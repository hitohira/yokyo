==> flow/design.v <==
module button_ctrl(
	input wire clk,
	input wire rstn,
	input wire button,
	output reg is_soft_intr
	);
	reg [63:0] shifter;
	reg is_pushed;
	reg was_pushed;
	always @(posedge clk) begin
		if(~rstn) begin
			is_soft_intr <= 0;
			is_pushed <= 0;
			was_pushed <= 0;
			shifter <= 0;
		end else begin
			shifter[62:0] <= shifter >> 1;
			shifter[63] <= button;
			is_pushed <= (&(shifter[31:0]));
			was_pushed <= is_pushed;
			is_soft_intr <= is_pushed & ~was_pushed;
		end
	end
endmodule
From RTL to reports: button_ctrl
What the tools print for button_ctrl, step after step.
Lines are those of the file above, counted from 1.
Operators carry their Yosys type and port widths (W data, S select, Z words).
Library cell names are shortened.
{"block": "inputs", "top_module": "button_ctrl", "clock_port": "clk", "cell_library": "sky130hd", "lib_corner": "tt_025C_1v80"}

Elaborated design
Counts by Yosys on the flattened word-level netlist (proc, flatten, opt, wreduce; memories kept). Register bits leave out memories and registers merged into their read ports (data or address); mux counts leave out enables and synchronous resets folded into registers. Print and check cells are left out. Cells with the same type and inputs are merged into one.
{"block": "word_totals", "out_inout_bits": 1, "mem_count": 0, "ramBits": 0, "inputBits": 3, "mem_bits_ro": 0, "clocked_rd_ports_x_width": 0, "regBits": 67, "latch_bits": 0}
{"block": "classes", "mux": 0, "add_sub_neg": 0, "mul": 0, "reduce_logical": 1, "bitwise": 2, "cmp": 0, "n_eq": 0, "div_mod_pow": 0, "shift": 0}
{"block": "ops", "cell": "$reduce_and A32 Y1", "n": 1}
{"block": "ops", "cell": "$and A1 B1 Y1", "n": 1}
{"block": "ops", "cell": "$not A1 Y1", "n": 1}

Depth
Yosys ltp: most cells in a row. Word level: on the elaborated netlist, between registers, memories and ports. Mapped: between sequential cells and ports; inverters and the memories' decode and read muxes count.
{"block": "logic_depth", "depth_word": 2, "ABC_AREA": 0, "ltp_mapped": 3, "depth_no_buf": 3}

Netlist
Source: synth_stat.txt of the flow (Yosys; design flattened, memories mapped). It holds for the ABC_AREA given above (unset counts as 0); a run with the other value may have another netlist.
Totals and module areas in this step are rounded.
{"block": "types", "cell": "dfxtp_1", "n": 67, "type_area_um2": 1.34E+03}
{"block": "types", "cell": "and2_1", "n": 65, "type_area_um2": 406.64}
{"block": "types", "cell": "nand4_1", "n": 6, "type_area_um2": 37.536}
{"block": "types", "cell": "buf_2", "n": 5, "type_area_um2": 25.024}
{"block": "types", "cell": "and4_1", "n": 2, "type_area_um2": 17.517}
{"block": "types", "cell": "buf_4", "n": 1, "type_area_um2": 7.507}
{"block": "types", "cell": "nor2b_1", "n": 1, "type_area_um2": 6.256}
{"block": "types", "cell": "nor4_1", "n": 1, "type_area_um2": 6.256}
{"block": "types", "cell": "nand3_1", "n": 1, "type_area_um2": 5.005}
{"block": "types", "cell": "nor3_1", "n": 1, "type_area_um2": 5.005}
{"block": "types", "cell": "clkbuf_1", "n": 1, "type_area_um2": 3.754}
{"block": "synth_totals", "ff_cells": 67, "area_um2": 1860, "buffers": 7, "seq_area_um2": 1340, "stdcells": 151}

Path before layout
Path of least setup slack by OpenSTA after synthesis, without wires, with an ideal clock, recovery checks aside; 20% of the period is set as input and as output delay. Where synthesis merged equal registers, the netlist keeps one of their names.
{"block": "synth_path", "kind": "register to register", "start": "register shifter[7]", "end": "register is_pushed", "path_stages": 4, "delay_ns": 0.862, "path_slack_ns": 0.418, "launch_ns": 0.000, "setup_time_ns": 0.061, "required_time_ns": 1.219, "period_ns": 1.28, "t_arrival_ns": 0.801, "synth_period_reached_ns": 0.862}
"delay_ns" is the arrival time less input delay plus setup time.
"path_stages" counts driving pins, that of a launching flip-flop among them; a cell with two outputs on the path counts twice.
"synth_period_reached_ns" = period - worst setup slack (recovery checks aside). The figure is calculated, with input and output delays left at 20% of the set period.
Between the ends stands the longest chain of elaborated cells between them, by number of cells; it is not shown to be the way that was timed. Of several equally long chains one is given.
A line is the first line of the expression or statement that the cell stems from. Yosys adds cells for indexed reads and writes and turns some case tables into memories.
{"block": "synth_between", "path_cell_list": "dfxtp_1 nand4_1 nor4_1 and4_1", "elab_chain_len": 1, "cone_cells": 1, "cone_classes": "reduce/logical (1)"}
{"block": "synth_lines", "item": "start: declaration", "line_no": 7, "rtl": "reg [63:0] shifter;"}
{"block": "synth_lines", "item": "start: assignment", "line_no": 15, "rtl": "shifter <= 0;"}
{"block": "synth_lines", "item": "start: assignment", "line_no": 17, "rtl": "shifter[62:0] <= shifter >> 1;"}
{"block": "synth_lines", "item": "$reduce_and A32 Y1", "line_no": 19, "rtl": "is_pushed <= (&(shifter[31:0]));"}
{"block": "synth_lines", "item": "end: assignment", "line_no": 13, "rtl": "is_pushed <= 0;"}
{"block": "synth_lines", "item": "end: assignment", "line_no": 19}
{"block": "synth_lines", "item": "end: declaration", "line_no": 8, "rtl": "reg is_pushed;"}

Timing after layout
Path of least setup slack in the final report of run A (OpenROAD, finished layout, wires in). Where an end is a register, its clock arrival counts in the times.
{"block": "layout_path", "kind": "register to register", "start": "register shifter[26]", "end": "register is_pushed", "t_arrival_ns": 1.32, "required_time_ns": 0.88, "setup_time_ns": 0.05, "path_slack_ns": -0.44, "path_stages": 4, "launch_ns": 0.32, "period_ns": 0.605}
Between the ends stands the longest chain of elaborated cells between them, by number of cells; it is not shown to be the way that was timed. Of several equally long chains one is given.
{"block": "layout_between", "path_cell_list": "dfxtp_2 nand4_1 nor4_2 and4_1", "elab_chain_len": 1, "cone_cells": 1, "cone_classes": "reduce/logical (1)"}
{"block": "layout_lines", "item": "start: declaration", "line_no": 7, "rtl": "reg [63:0] shifter;"}
{"block": "layout_lines", "item": "start: assignment", "line_no": 15, "rtl": "shifter <= 0;"}
{"block": "layout_lines", "item": "start: assignment", "line_no": 17, "rtl": "shifter[62:0] <= shifter >> 1;"}
{"block": "layout_lines", "item": "$reduce_and A32 Y1", "line_no": 19, "rtl": "is_pushed <= (&(shifter[31:0]));"}
{"block": "layout_lines", "item": "end: assignment", "line_no": 13, "rtl": "is_pushed <= 0;"}
{"block": "layout_lines", "item": "end: assignment", "line_no": 19}
{"block": "layout_lines", "item": "end: declaration", "line_no": 8, "rtl": "reg is_pushed;"}

Hand-over note for button_ctrl

Flow measurements of button_ctrl on sky130hd: 2 stored runs with different settings, listed in no order. Input and output delays are each 20% of the period that was set; the output load is 0.01 pF.
"clock_period_reached_ns" is the run's clock period less its worst setup slack. It is reckoned from that one timing run; input and output delays stay at 20% of the period that was set.
Results are given in rounded form.

Run A
==> flow/run.sh <==
#!/bin/bash
# the make line also repeats the synthesis and layout settings of config.mk as NAME=value (left out here)
make -C /OpenROAD-flow-scripts/flow DESIGN_CONFIG=/design/flow/config.mk WORK_HOME=/design/flow/orfs CLKGATE_MAP_FILE= finish
==> flow/config.mk <==
export PLATFORM = sky130hd
export DESIGN_NAME = button_ctrl
export DESIGN_NICKNAME = button_ctrl
export VERILOG_FILES = /design/flow/design.v
export SDC_FILE = /design/flow/constraint.sdc
export NUM_CORES = 4
export LEC_CHECK = 0
export CAP_MARGIN = 20
export CORE_ASPECT_RATIO = 1.19
export CORE_MARGIN = 2
export CORE_UTILIZATION = 28
export CTS_CLUSTER_DIAMETER = 204
export HOLD_SLACK_MARGIN = -0.09
export MIN_ROUTING_LAYER = met2
export PLACE_DENSITY_LB_ADDON = 0.0
export SETUP_SLACK_MARGIN = -0.01
export SLEW_MARGIN = 20
==> flow/constraint.sdc <==
create_clock -name core_clock -period 0.605 [get_ports {clk}]
set_input_delay 0.1210 -clock core_clock [delete_from_list [all_inputs] [get_ports {clk}]]
set_output_delay 0.1210 -clock core_clock [all_outputs]
set_load 0.01 [all_outputs]

==> results of run A, as JSON <==
{
  "finalCellArea_um2": 2230,
  "final_setup_ws_ns": -0.442,
  "synthArea_um2": 1860,
  "design.die.area_um2": 7320,
  "clock_period_reached_ns": 1.047
}

Run B
==> flow/run.sh <==
#!/bin/bash
# the make line also repeats the synthesis and layout settings of config.mk as NAME=value (left out here)
make -C /OpenROAD-flow-scripts/flow DESIGN_CONFIG=/design/flow/config.mk WORK_HOME=/design/flow/orfs CLKGATE_MAP_FILE= finish
==> flow/config.mk <==
export PLATFORM = sky130hd
export DESIGN_NAME = button_ctrl
export DESIGN_NICKNAME = button_ctrl
export VERILOG_FILES = /design/flow/design.v
export SDC_FILE = /design/flow/constraint.sdc
export NUM_CORES = 4
export LEC_CHECK = 0
export ABC_AREA = 0
export CAP_MARGIN = 20
export CELL_PAD_IN_SITES_GLOBAL_PLACEMENT = 3
export CORE_ASPECT_RATIO = 0.63
export CORE_MARGIN = 2
export CORE_UTILIZATION = 47
export CTS_CLUSTER_DIAMETER = 82
export CTS_CLUSTER_SIZE = 20
export MIN_ROUTING_LAYER = met2
export PLACE_DENSITY = 0.8
export SETUP_SLACK_MARGIN = -0.0
export SLEW_MARGIN = 15
export TNS_END_PERCENT = 100
==> flow/constraint.sdc <==
create_clock -name core_clock -period 1.3 [get_ports {clk}]
set_input_delay 0.2600 -clock core_clock [delete_from_list [all_inputs] [get_ports {clk}]]
set_output_delay 0.2600 -clock core_clock [all_outputs]
set_load 0.01 [all_outputs]

==> results of run B, as JSON <==
{
  "synthArea_um2": 1860,
  "final_setup_ws_ns": 0.144,
  "clock_period_reached_ns": 1.156,
  "finalCellArea_um2": 2120,
  "design.die.area_um2": 4490
}

End of note.
