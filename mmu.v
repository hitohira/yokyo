==> flow/design.v <==
module mmu(
	input wire clk,
	input wire rstn,
	output reg [31:0] m_axi_araddr,
	input wire m_axi_arready,
	output reg m_axi_arvalid,
	output reg [31:0] m_axi_awaddr,
	input wire m_axi_awready,
	output reg m_axi_awvalid,
	output reg m_axi_bready,
	input wire [1:0] m_axi_bresp,
	input wire m_axi_bvalid,
	input wire [31:0] m_axi_rdata,
	output reg m_axi_rready,
	input wire [1:0] m_axi_rresp,
	input wire m_axi_rvalid,
	output reg [31:0] m_axi_wdata,
	input wire m_axi_wready,
	output reg [3:0] m_axi_wstrb,
	output reg m_axi_wvalid,
	(* mark_debug = "true" *) input wire [7:0] io_in_data,
	(* mark_debug = "true" *) output reg io_in_rdy,
	(* mark_debug = "true" *) input wire io_in_vld,
	(* mark_debug = "true" *) output reg [7:0] io_out_data,
	(* mark_debug = "true" *) input wire io_out_rdy,
	(* mark_debug = "true" *) output reg io_out_vld,
	input wire [4:0] io_err,  
	input wire [31:0] c_axi_araddr,
	output reg c_axi_arready,
	input wire c_axi_arvalid,
	input wire [31:0] c_axi_awaddr,
	output reg c_axi_awready,
	input wire c_axi_awvalid,
	input wire c_axi_bready,
	output reg [1:0] c_axi_bresp,
	output reg c_axi_bvalid,
	output reg [31:0] c_axi_rdata,
	input wire c_axi_rready,
	output reg [1:0] c_axi_rresp,
	output reg c_axi_rvalid,
	input wire [31:0] c_axi_wdata,
	output reg c_axi_wready,
	input wire [3:0] c_axi_wstrb,
	input wire c_axi_wvalid,
	input wire [1:0] cpu_mode,
	input wire [31:0] satp,
	input wire is_instr,
	(* mark_debug = "true" *) output reg throw_exception,
	output reg [2:0] exception_vec,
	output reg is_timer_intr,
	output reg is_ext_intr
	);
	localparam EXCEPTION_INSTR_PG_FAULT = 3'b001;
	localparam EXCEPTION_LOAD_PG_FAULT = 3'b010;
	localparam EXCEPTION_STORE_PG_FAULT = 3'b011;
	localparam EXCEPTION_UNDEFINED = 3'b111;
	function [31:0] ch_endian(input [31:0] e_data);
		ch_endian = { e_data[7:0],e_data[15:8],e_data[23:16],e_data[31:24]};
	endfunction
	function [2:0] fault(input instr,input write);
		fault = instr ? EXCEPTION_INSTR_PG_FAULT :
		        write ? EXCEPTION_STORE_PG_FAULT : EXCEPTION_LOAD_PG_FAULT;
	endfunction
	(* mark_debug = "true" *) reg [6:0] state;
	reg [31:0] v_addr;
	(* mark_debug = "true" *) reg [33:0] p_addr;
	reg [31:0] data;
	reg [3:0] strb;
	reg is_write;
	reg [1:0] level;
	reg [63:0] mtime;
	reg [63:0] mtimecmp;
	wire satp_mode;
	wire [21:0] satp_ppn;
	wire [9:0] vpn_1;
	wire [9:0] vpn_0;
	wire [11:0] offset;
	wire [11:0] data_ppn_1;
	wire [9:0] data_ppn_0;
	wire [1:0] data_rsw;
	wire data_d,data_a,data_g,data_u,data_x,data_w,data_r,data_v;
	assign satp_mode = satp[31];
	assign satp_ppn = satp[21:0];
	assign vpn_1 = v_addr[31:22];
	assign vpn_0 = v_addr[21:12];
	assign offset = v_addr[11:0];
	assign data_ppn_1 = data[31:20];
	assign data_ppn_0 = data[19:10];
	assign data_rsw = data[9:8];
	assign {data_d,data_a,data_g,data_u,data_x,data_w,data_r,data_v} = data[7:0];
	always @(posedge clk) begin
		if(~rstn) begin
			mtime <= 0;
			mtimecmp <= 0;
		end else if (state == 30) begin  
			case(p_addr[3:0])
				4'h0 : mtime[31:0] <= data;
				4'h4 : mtime[63:32] <= data;
				4'h8 : mtimecmp[31:0] <= data;
				4'hC : mtimecmp[63:32] <= data;
				default : mtime <= mtime;
			endcase
		end else begin
			mtime <= mtime + 1'b1;
		end
	end
	always @(posedge clk) begin
		if(~rstn) begin
			is_timer_intr <= 0;
		end else if(mtime >= mtimecmp) begin
			is_timer_intr <= 1;
		end else begin
			is_timer_intr <= 0;
		end
	end
	always @(posedge clk) begin
		if(~rstn) begin
			is_ext_intr <= 0;
		end else if (io_in_vld) begin
			is_ext_intr <= 1;
		end else begin
			is_ext_intr <= 0;
		end
	end
	always @(posedge clk) begin
		if(~rstn) begin
			m_axi_araddr <= 0;
			m_axi_arvalid <= 0;
			m_axi_awaddr <= 0;
			m_axi_awvalid <= 0;
			m_axi_bready <= 0;
			m_axi_rready <= 0;
			m_axi_wdata <= 0;
			m_axi_wstrb <= 0;
			m_axi_wvalid <= 0;
			io_in_rdy <= 0;
			io_out_data <= 0;
			io_out_vld <= 0;
			c_axi_arready <= 0;
			c_axi_awready <= 0;
			c_axi_bresp <= 0;
			c_axi_bvalid <= 0;
			c_axi_rdata <= 0;
			c_axi_rresp <= 0;
			c_axi_rvalid <= 0;
			c_axi_wready <= 0;
			throw_exception <= 0;
			exception_vec <= 0;
			state <= 0;
			v_addr <= 0;
			p_addr <= 0;
			data <= 0;
			is_write <= 0;
			level <= 0;
		end else if (state == 0) begin
			c_axi_arready <= 1;
			state <= 1;
		end else if (state == 1) begin
			c_axi_arready <= 0;
			throw_exception <= 0;
			if(c_axi_arvalid) begin
				v_addr <= c_axi_araddr;
				is_write <= 0;
				state <= 4;
			end else begin
				c_axi_awready <= 1;
				state <= 2;
			end
		end else if (state == 2) begin
			c_axi_awready <= 0;
			throw_exception <= 0;
			if(c_axi_awvalid) begin
				v_addr <= c_axi_awaddr;
				is_write <= 1;
				state <= 4;
			end else begin
				c_axi_arready <= 1;
				state <= 1;
			end
		end else if (state == 4) begin  
			throw_exception <= 0;
			exception_vec <= 0;
			if (satp_mode == 1) begin
				level <= 1;
				m_axi_araddr <= {satp_ppn,12'b0} + {vpn_1,2'b0};
				m_axi_arvalid <= 1;
				state <= 5;
			end else begin
				p_addr <= v_addr;
				if(is_write) begin
					state <= 12; 
				end else begin
					state <= 19;
				end
			end
		end else if (state == 5) begin 
			if (m_axi_arready) begin
				m_axi_arvalid <= 0;
				m_axi_rready <= 1;
				state <= 6;
			end
		end else if (state == 6) begin
			if (m_axi_rvalid) begin
				m_axi_rready <= 0;
				if(m_axi_rresp[1]) begin
					throw_exception <= 1;
					exception_vec <= EXCEPTION_UNDEFINED;
					state <= 12;  
				end else begin
					data <= ch_endian(m_axi_rdata);
					state <= 7;
				end
			end
		end else if (state == 7) begin
			if(data_v == 0 || (data_r == 0 && data_w == 1)) begin  
				throw_exception <= 1;
				exception_vec <= fault(is_instr,is_write);
				state <= 12;  
			end	else if (data_r == 1 || data_x == 1) begin  
				if (level == 1) begin
					p_addr <= {data_ppn_1,vpn_0,offset};
				end else if(level == 0) begin
					p_addr <= {data_ppn_1,data_ppn_0,offset};
				end
				if(cpu_mode == 2'b0 && !data_u) begin  
					throw_exception <= 1;
					exception_vec <= fault(is_instr,is_write);
					state <= 12;  
				end else if(is_write && !data_w) begin  
					throw_exception <= 1;
					exception_vec <= fault(is_instr,is_write);
					state <= 12;  
				end else if(is_instr && !data_x) begin  
					throw_exception <= 1;
					exception_vec <= fault(is_instr,is_write);
					state <= 12;  
				end else if(!is_instr && !is_write && !data_r) begin  
					throw_exception <= 1;
					exception_vec <= fault(is_instr,is_write);
					state <= 12;  
				end else if(level == 1 && data_ppn_0 != 0) begin  
					throw_exception <= 1;
					exception_vec <= EXCEPTION_UNDEFINED;
					state <= 12;  
				end else if(data_a == 0 || (is_write && data_d == 0)) begin  
					if(is_write) begin
						m_axi_wdata <= ch_endian({data_ppn_1,data_ppn_0,data_rsw,2'b11,
						         data_g,data_u,data_x,data_w,data_r,data_v});
					end else begin
						m_axi_wdata <= ch_endian({data_ppn_1,data_ppn_0,data_rsw,data_d,1'b1,
						         data_g,data_u,data_x,data_w,data_r,data_v});
					end
					m_axi_wvalid <= 1;
					m_axi_wstrb <= 4'b1111;
					m_axi_awaddr <= m_axi_araddr;
					m_axi_awvalid <= 1;
					state <= 8;
				end else begin
					state <= 12;  
				end
			end else begin  
				if(level == 1) begin
					level <= 0;
					m_axi_araddr <= {data_ppn_1,data_ppn_0,12'b0} + {vpn_0,2'b0};
					m_axi_arvalid <= 1;
					state <= 5;
				end else begin
					throw_exception <= 1;
					exception_vec <= EXCEPTION_UNDEFINED;
					state <= 12;  
				end
			end
		end else if (state == 8) begin
			if(m_axi_awready) begin
				m_axi_awvalid <= 0;
			end
			if (m_axi_wready) begin
				m_axi_wvalid <= 0;
			end
			if (m_axi_awvalid == 0 && m_axi_wvalid == 0) begin
				m_axi_bready <= 1;
				state <= 10;
			end
		end else if(state == 10) begin
			if(m_axi_bvalid) begin
				m_axi_bready <= 0;
				if(m_axi_bresp[1]) begin
					throw_exception <= 1;
					exception_vec <= EXCEPTION_UNDEFINED;
					state <= 12;  
				end else begin  
					state <= 12;
				end
			end
		end else if (state == 12) begin  
			if(is_write) begin  
				c_axi_wready <= 1;
				state <= 14;
			end else begin  
				if(throw_exception) begin
					c_axi_rdata <= 0;
					c_axi_rresp <= 0;
					c_axi_rvalid <= 1;
					state <= 13;
				end else begin
					state <= 19; 
				end
			end
		end else if (state == 13) begin  
			if(c_axi_rready) begin
				c_axi_rvalid <= 0;
				throw_exception <= 0;
				exception_vec <= 0;
				state <= 0;
			end
		end else if (state == 14) begin
			if(c_axi_wvalid) begin
				c_axi_wready <= 0;
				data <= c_axi_wdata;
				strb <= c_axi_wstrb;
				if(p_addr == 34'h80000004) begin  
					state <= 24;
				end else if (p_addr == 34'h80001000 || p_addr == 34'h80001004 || p_addr == 34'h80001008 || p_addr == 34'h8000100C) begin
					state <= 30;
				end else if (p_addr[33:31] == 3'b0) begin
					state <= 15;
				end else begin
					throw_exception <= 1;
					exception_vec <= EXCEPTION_UNDEFINED;
					c_axi_bresp <= 0;
					c_axi_bvalid <= 1;
					state <= 18;  
				end
			end
		end else if (state == 15) begin  
			m_axi_awaddr <= p_addr[31:0];
			m_axi_awvalid <= 1;
			m_axi_wdata <= ch_endian(data);
			m_axi_wstrb <= {strb[0],strb[1],strb[2],strb[3]};
			m_axi_wvalid <= 1;
			state <= 16;
		end else if (state == 16) begin
			if (m_axi_awready) begin
				m_axi_awvalid <= 0;
			end
			if (m_axi_wready) begin
				m_axi_wvalid <= 0;
			end
			if(m_axi_awvalid == 0 && m_axi_wvalid == 0) begin
				m_axi_bready <= 1;
				state <= 17;
			end
		end else if (state == 17) begin 
			if(m_axi_bvalid) begin
				m_axi_bready <= 0;
				if(m_axi_bresp[1]) begin
					throw_exception <= 1;
					exception_vec <= EXCEPTION_UNDEFINED;
				end
				c_axi_bresp <= m_axi_bresp;
				c_axi_bvalid <= 1;
				state <= 18;
			end
		end else if (state == 18) begin  
			if(c_axi_bready) begin
				c_axi_bvalid <= 0;
				throw_exception <= 0;
				exception_vec <= 0;
				state <= 0;
			end
		end else if (state == 19) begin  
			if(p_addr == 34'h80000000) begin
				io_in_rdy <= 1;
				state <= 28;
				end else if (p_addr == 34'h80001000 || p_addr == 34'h80001004 || p_addr == 34'h80001008 || p_addr == 34'h8000100C) begin
					state <= 32;
			end else if (p_addr[33:31] == 3'b0) begin
				m_axi_araddr <= p_addr[31:0];
				m_axi_arvalid <= 1;
				state <= 20;
			end else begin
				throw_exception <= 1;
				exception_vec <= EXCEPTION_UNDEFINED;
				c_axi_rdata <= 0;
				c_axi_rresp <= 0;
				c_axi_rvalid <= 1;
				state <= 13;  
			end
		end else if (state == 20) begin
			if(m_axi_arready) begin
				m_axi_arvalid <= 0;
				m_axi_rready <= 1;
				state <= 21;
			end
		end else if(state == 21) begin
			if(m_axi_rvalid) begin
				m_axi_rready <= 0;
				if(m_axi_rresp[1])begin
					throw_exception <= 1;
					exception_vec <= EXCEPTION_UNDEFINED;
				end
				c_axi_rdata <= ch_endian(m_axi_rdata);
				c_axi_rresp <= m_axi_rresp;
				c_axi_rvalid <= 1;
				state <= 13;   
			end
		end else if (state == 24) begin  
			io_out_data <= data[7:0];
			io_out_vld <= 1;
			state <= 25;
		end else if (state == 25) begin
			if(io_out_rdy) begin
				io_out_vld <= 0;
				c_axi_bresp <= 0;
				c_axi_bvalid <= 1;
				state <= 18;  
			end
		end else if (state == 28) begin
			if(io_in_vld) begin
				io_in_rdy <= 0;
				c_axi_rdata <= {24'b0,io_in_data[7:0]};
				c_axi_rresp <= 0;
				c_axi_rvalid <= 1;
				state <= 13;  
			end
		end else if (state == 30) begin  
			c_axi_bresp <= 0;
			c_axi_bvalid <= 1;
			state <= 18;  
		end else if (state == 32) begin  
			case(p_addr[3:0])
				4'h0 : c_axi_rdata <= mtime[31:0];
				4'h4 : c_axi_rdata <= mtime[63:32];
				4'h8 : c_axi_rdata <= mtimecmp[31:0];
				4'hC : c_axi_rdata <= mtimecmp[63:32];
				default : begin
					throw_exception <= 1;
					exception_vec <= EXCEPTION_UNDEFINED;
					end
			endcase
			c_axi_rresp <= 0;
			c_axi_rvalid <= 1;
			state <= 13;  
		end
	end  
endmodule
## Step by step through the tools: mmu

The steps from the RTL of mmu to its reports follow in flow order.
Line numbers count from 1 in the design file above.
Library cell names are shortened.
The mark n/a stands for no value.

- Design top: mmu
- Clock port: clk
- Cell library: sky130hd
- Timing corner: tt_025C_1v80

## After elaboration

Counts by Yosys on the flattened word-level netlist (proc, flatten, opt, wreduce; memories kept). Register bits leave out memories and registers merged into their read ports (data or address). Print and check cells are left out. Cells with the same type and inputs are merged into one.

- Shift-type cells: 0
- Bitwise logic cells: 26
- Eq/ne operators: 233
- Divide/modulo/power cells: 0
- $mul: 0
- Multiplexer cells: 451
- Reductions and logical operators: 88
- Magnitude comparators: 1
- Add/subtract/negate cells: 3

Operators by type and width:

| operator | number |
|---|---|
| 2-to-1 mux 32 bit | 92 |
| 2-to-1 mux 34 bit | 9 |
| 2-to-1 mux 7 bit | 36 |
| == test 34 x 32 -> 1 bit (second input constant) | 6 |
| 2-to-1 mux 1 bit | 188 |
| != test 3 bit (second input constant) | 49 |
| 2-to-1 mux 3 bit | 49 |
| parallel mux 32 bit (select 4 bit) | 1 |
| != test 4 bit (second input constant) | 27 |
| 2-to-1 mux 2 bit | 47 |
| != test 2 bit (second input constant) | 45 |
| 2-to-1 mux 4 bit | 19 |
| == test 7 x 5 -> 1 bit (second input constant) | 10 |
| != test 11 bit (second input constant) | 6 |
| != test 13 bit (second input constant) | 5 |
| adder 32 x 12 -> 32 bit | 2 |
| adder 64 x 1 -> 64 bit (second input constant) | 1 |
| greater-or-equal comparator 64 bit | 1 |
| AND reduction 20 bit | 3 |
| AND reduction 14 bit | 4 |
| != test 5 bit (second input constant) | 11 |
| AND reduction 27 bit | 2 |
| != test 9 bit (second input constant) | 6 |
| AND reduction 26 bit | 2 |
| != test 12 bit (second input constant) | 4 |
| != test 22 bit (second input constant) | 2 |
| AND reduction 22 bit | 2 |
| AND reduction 21 bit | 2 |

Not listed: further kinds 66, cells in them 171.

- Bits in writable memories: 0
- Flip-flop bits (word level): 402
- Memory cells: 0
- Bits in latches: 0
- Memory bits (read-only): 0
- Clocked read ports x word width: 0
- Elaborated cells: 838

## Longest topological paths

Longest topological path by Yosys (ltp), each cell counted once; first at word level (registers and memories cut), then after technology mapping (sequential cells cut; the memories' decode and read muxes count).

- Depth after elaboration: 26
- ABC_AREA: 0
- Gate-level depth with buffers: 10
- Gate-level depth less buffers: 9

## Netlist

Source: synth_stat.txt of the flow (Yosys; design flattened, memories mapped). It holds for the ABC_AREA given above (unset counts as 0); a run with the other value may have another netlist.
Totals and module areas in this step are rounded.

- Chip area (Yosys): 21,900 um^2
- Standard cells after synthesis: 2,804
- Mapped flip-flops: 419
- Buffer cells: 240

Cells by type:

| type | number | area in all (um^2) |
|---|---|---|
| dfxtp_1 | 415 | 8.31E+03 |
| mux2i_1 | 144 | 1.44E+03 |
| nor2_1 | 378 | 1.42E+03 |
| a21oi_1 | 264 | 1.32E+03 |
| nand2_1 | 311 | 1,167.37 |
| a211oi_1 | 144 | 1.08E+03 |
| ha_1 | 65 | 813.28 |
| o21ai_0 | 154 | 770.739 |
| clkbuf_1 | 185 | 694.416 |
| nand3_1 | 83 | 415.398 |
| a311oi_1 | 42 | 367.853 |
| inv_1 | 90 | 337.824 |
| a22oi_1 | 39 | 292.781 |
| nor3_1 | 57 | 285.274 |
| o221ai_1 | 28 | 245.235 |
| nor2b_1 | 36 | 225.216 |
| nand4_1 | 34 | 212.704 |
| nor4_1 | 28 | 175.168 |

Other cell types: 58; their cells: 307.

## Timing after synthesis

Path of least setup slack by OpenSTA after synthesis, without wires, with an ideal clock, recovery checks aside; 20% of the period is set as input and as output delay. Where synthesis merged equal registers, the netlist keeps one of their names.

- Kind: register to register
- Start: reg mtime[2]
- End: reg mtime[49]
- Delay of the path: 2,224 ps
- Stages: 11
- Path buffers: 3
- Arrival: 2,138 ps
- Clock period: 2,140 ps
- Path slack: -83 ps
- Library setup time: 86 ps
- Launch time at the first pin: 0 ps
- Period reached after synthesis: 2,223 ps

"delay of the path" is the arrival time less input delay plus setup time.
"stages" counts driving pins, that of a launching flip-flop among them; a cell with two outputs on the path counts twice.
"period reached after synthesis" is the clock period less the worst setup slack; recovery checks do not enter. This is arithmetic on one report: input and output delays are still those of the set period (20% each).
Between the ends stands the longest chain of elaborated cells between them, by number of cells; it is not shown to be the way that was timed. Of several equally long chains one is given.
A line is the first line of the expression or statement that the cell stems from. Yosys adds cells for indexed reads and writes and turns some case tables into memories.
A register here has more assigning lines than the two given.

- Cell sequence: dfxtp_1 buf_4 and4_1 buf_4 and4_4 nand4_4 or4_1 buf_2 nor4_4 nor3_1 a211oi_1
- Cells in the longest elaborated chain: 2
- Elaborated cells between the ends (all ways): 2
- RTL lines with such cells: 2

RTL lines, path post-synthesis:

| item | line | RTL |
|---|---|---|
| start, declared | 71 | `reg [63:0] mtime;` |
| start, assigned | 97 | `4'h0 : mtime[31:0] <= data;` |
| start, assigned | 101 | `default : mtime <= mtime;` |
| adder 64 x 1 -> 64 bit | 104 | `mtime <= mtime + 1'b1;` |
| 2-to-1 mux 32 bit | 95 | `end else if (state == 30) begin` |
| end, assigned | 98 | `4'h4 : mtime[63:32] <= data;` |
| end, assigned | 101 |  |
| end, declared | 71 |  |

Subject: mmu on sky130hd, stored results

Hello all,

mmu through Yosys and OpenROAD on sky130hd: 2 stored runs, unordered, with their settings. The constraints put input and output delay at 20% of the set period each and load the outputs with 0.01 pF.

### Run 1

Settings: `period_ns=1.82`, `CORE_UTILIZATION=72`, `PLACE_DENSITY_LB_ADDON=0.24`, `CORE_ASPECT_RATIO=0.68`, `CORE_MARGIN=6`, `CELL_PAD_IN_SITES_GLOBAL_PLACEMENT=0`, `CELL_PAD_IN_SITES_DETAIL_PLACEMENT=2`, `ABC_AREA=0`, `GPL_TIMING_DRIVEN=0`, `GPL_ROUTABILITY_DRIVEN=1`, `CTS_CLUSTER_DIAMETER=156`, `CAP_MARGIN=5`, `MIN_ROUTING_LAYER=met1`, `SLEW_MARGIN=20`

Incomplete, placement halted on FLW-0024.

### Run 2

Settings: `period_ns=3.71`, `CORE_UTILIZATION=53`, `PLACE_DENSITY_LB_ADDON=0.24`, `HOLD_SLACK_MARGIN=0.11`, `CELL_PAD_IN_SITES_GLOBAL_PLACEMENT=2`, `CELL_PAD_IN_SITES_DETAIL_PLACEMENT=0`, `ABC_AREA=0`, `MAX_ROUTING_LAYER=met4`, `CAP_MARGIN=20`, `CORE_MARGIN=2`, `SLEW_MARGIN=20`

Incomplete, placement halted on FLW-0024.

Thanks
